==> flow/design.v <==
`timescale 1ns / 1ps
module IAG #(parameter w=220, h=220)(
    input clk,rstn,fetch,slide,
    input [3:0] m,
    input [9:0]pixel_count,
    output wire [15:0]img_addr,
    output reg [15:0]res_addr,
    output reg ker_complete,conv_complete
    );
    reg [15:0]base_addr;
    reg [9:0]offset;
    reg [9:0]col_offset, row_offset;
    reg [9:0]col_addr;
    initial conv_complete=0;
    always @(negedge clk)
    begin
        if(!rstn)
         begin
            base_addr =0;
            offset=0;
            col_offset=0;
            row_offset=0;
            col_addr=1;
          end
        else if(fetch)
            begin
            base_addr = (w*row_offset)+col_offset;
            ker_complete=0;
            if(pixel_count==0)offset=0;
            else
                begin
                if(col_addr<m)
                     begin
                       offset = offset+1;
                       col_addr=col_addr+1; 
                     end
                else if(col_addr==(m))
                     begin
                        offset = offset+(w-m+1);
                        col_addr=1; 
                     end
                end
            if(pixel_count==(((m*m)-1)/2))res_addr=base_addr+offset;
            end
            if(fetch==0)
                begin
                col_addr=1;
                offset=0;
                base_addr = (w*row_offset)+col_offset;
                end
            if(slide)
            begin
                if(col_offset<w-m+1)
                col_offset = col_offset+1;
                else if(row_offset<h-m+1)
                begin
                col_offset = 0;
                row_offset = row_offset+1;
                end
            else
                conv_complete=1;
            end
    end
    assign img_addr = base_addr+offset;
endmodule
## Step by step through the tools: IAG

The steps from the RTL of IAG to its reports follow in flow order.
Lines are those of the file above, counted from 1.
Not given: -

| inputs | value |
|---|---|
| top module | IAG |
| clock port | clk |
| cell library | sky130hd |
| timing corner | tt_025C_1v80 |

## After elaboration

Yosys after proc, flatten, opt, wreduce and memory -nomap, before mapping. Memory bits, and registers merged into a memory's read port (data or address), are not among the register bits. Print and check cells are not counted. Equal cells are merged and count once.

| storage and ports | value |
|---|---|
| register bits after elaboration | 73 |
| input bits | 18 |
| output and inout port bits | 34 |

| cells by class | value |
|---|---|
| $add $sub $neg | 12 |
| bitwise operators | 3 |
| equal/unequal tests | 2 |
| reduce/logical cells | 6 |
| order comparisons | 3 |
| $mul | 3 |
| muxes and demuxes | 17 |

Operators by type and width:

| kind | count |
|---|---|
| 6-bit by 10-bit multiplier with 14-bit output with constant A | 2 |
| 10-bit 2-to-1 mux | 15 |
| 10-bit by 32-bit less-than comparator with 1-bit output | 2 |
| 16-bit by 10-bit adder with 16-bit output | 4 |
| 10-bit by 1-bit adder with 10-bit output with constant B | 4 |
| 4-bit by 4-bit multiplier with 8-bit output | 1 |
| 16-bit 2-to-1 mux | 2 |
| 10-bit by 31-bit == test with 1-bit output | 1 |
| 10-bit adder | 1 |
| 10-bit by 4-bit less-than comparator with 1-bit output | 1 |
| 10-bit by 4-bit == test with 1-bit output | 1 |
| 10-bit logical NOT | 1 |
| 9-bit by 2-bit adder with 10-bit output with constant B | 1 |
| 8-bit by 1-bit subtractor with 9-bit output with constant B | 1 |
| 8-bit by 4-bit subtractor with 9-bit output with constant A | 1 |
| 3-bit AND reduction | 2 |
| 2-bit AND reduction | 2 |
| 1-bit NOT | 3 |
| 2-bit nonzero test | 1 |

## Longest topological paths

Depth = most cells in a row (Yosys ltp): at word level without a register or memory, in the mapped netlist without a sequential cell, where the memories' decode and read muxes count.

| depth | value |
|---|---|
| word-level depth | 9 |
| ABC_AREA | 0 |
| depth in mapped cells | 22 |
| depth with buffers taken out | 21 |

## Mapped cells and area

Yosys stat after the flow's synthesis: flattened, memories mapped to cells. It holds for the ABC_AREA given above (unset counts as 0); a run with the other value may have another netlist.

| mapped netlist | value |
|---|---|
| buffer cells | 15 |
| flip-flop cells | 73 |
| chip area (Yosys) | 0.0084231 sq mm |
| standard cells after synthesis | 979 |
| sequential part of the area | 0.0016316 sq mm |

Cell types:

| cell type | count | area in all (sq um) |
|---|---|---|
| sky130_fd_sc_hd__ha_1 | 126 | 1.58E+03 |
| sky130_fd_sc_hd__dfxtp_1 | 56 | 1.12E+03 |
| sky130_fd_sc_hd__fa_1 | 48 | 960.922 |
| sky130_fd_sc_hd__xnor2_1 | 76 | 665.638 |
| sky130_fd_sc_hd__edfxtp_1 | 17 | 510.49 |
| sky130_fd_sc_hd__inv_1 | 134 | 502.982 |
| sky130_fd_sc_hd__a21oi_1 | 54 | 270.259 |
| sky130_fd_sc_hd__xor2_1 | 26 | 227.718 |
| sky130_fd_sc_hd__o21ai_0 | 43 | 215.206 |
| sky130_fd_sc_hd__nand2_1 | 57 | 213.955 |
| sky130_fd_sc_hd__nor2_1 | 55 | 206.448 |
| sky130_fd_sc_hd__and2_1 | 27 | 168.912 |
| sky130_fd_sc_hd__nor3_1 | 27 | 135.13 |
| sky130_fd_sc_hd__nand3_1 | 25 | 125.12 |
| sky130_fd_sc_hd__a21o_1 | 15 | 112.608 |
| sky130_fd_sc_hd__and3_1 | 16 | 100.096 |
| sky130_fd_sc_hd__o21a_1 | 11 | 82.579 |
| sky130_fd_sc_hd__or2_2 | 13 | 81.328 |

Not listed: further types 53, cells in them 153.

Stored flow runs of IAG (2 of them; Yosys, OpenROAD, sky130hd). They differ in their settings and are not a sequence. Constraints: input delay and output delay 20% of the set period each, output load 0.01 pF.
"total power of the final layout" is the tool's figure for a default switching activity; nothing was simulated.

#### Run 1

| setting | value |
|---|---|
| period_ns | `25.5` |
| CORE_UTILIZATION | `17` |
| SETUP_SLACK_MARGIN | `5.0` |
| CELL_PAD_IN_SITES_DETAIL_PLACEMENT | `2` |
| ABC_AREA | `0` |
| GPL_TIMING_DRIVEN | `1` |
| GPL_ROUTABILITY_DRIVEN | `1` |
| CAP_MARGIN | `20` |
| SLEW_MARGIN | `25` |
| CORE_MARGIN | `2` |

| result | value |
|---|---|
| final worst hold slack | 474 ps |
| Yosys chip area after synthesis | 0.0084231 sq mm |
| setup slack of the critical path | 2474 ps |
| total power of the final layout | 0.0004377 W |
| final utilization | 28.0% |
| area inside the die boundary | 0.051343 sq mm |

#### Run 2

| setting | value |
|---|---|
| period_ns | `32.7` |
| CORE_UTILIZATION | `20` |
| SETUP_SLACK_MARGIN | `0.02` |
| PLACE_DENSITY_LB_ADDON | `0.26` |
| CORE_ASPECT_RATIO | `0.64` |
| CORE_MARGIN | `9` |
| CELL_PAD_IN_SITES_GLOBAL_PLACEMENT | `2` |
| CELL_PAD_IN_SITES_DETAIL_PLACEMENT | `0` |
| GPL_TIMING_DRIVEN | `1` |
| GPL_ROUTABILITY_DRIVEN | `0` |
| CTS_CLUSTER_DIAMETER | `361` |
| CAP_MARGIN | `20` |
| MIN_ROUTING_LAYER | `met1` |
| SLEW_MARGIN | `20` |

| result | value |
|---|---|
| final worst hold slack | 457 ps |
| Yosys chip area after synthesis | 0.0084231 sq mm |
| setup slack of the critical path | 4304 ps |
| total power of the final layout | 0.0002693 W |
| final utilization | 24.7% |
| area inside the die boundary | 0.0500116 sq mm |
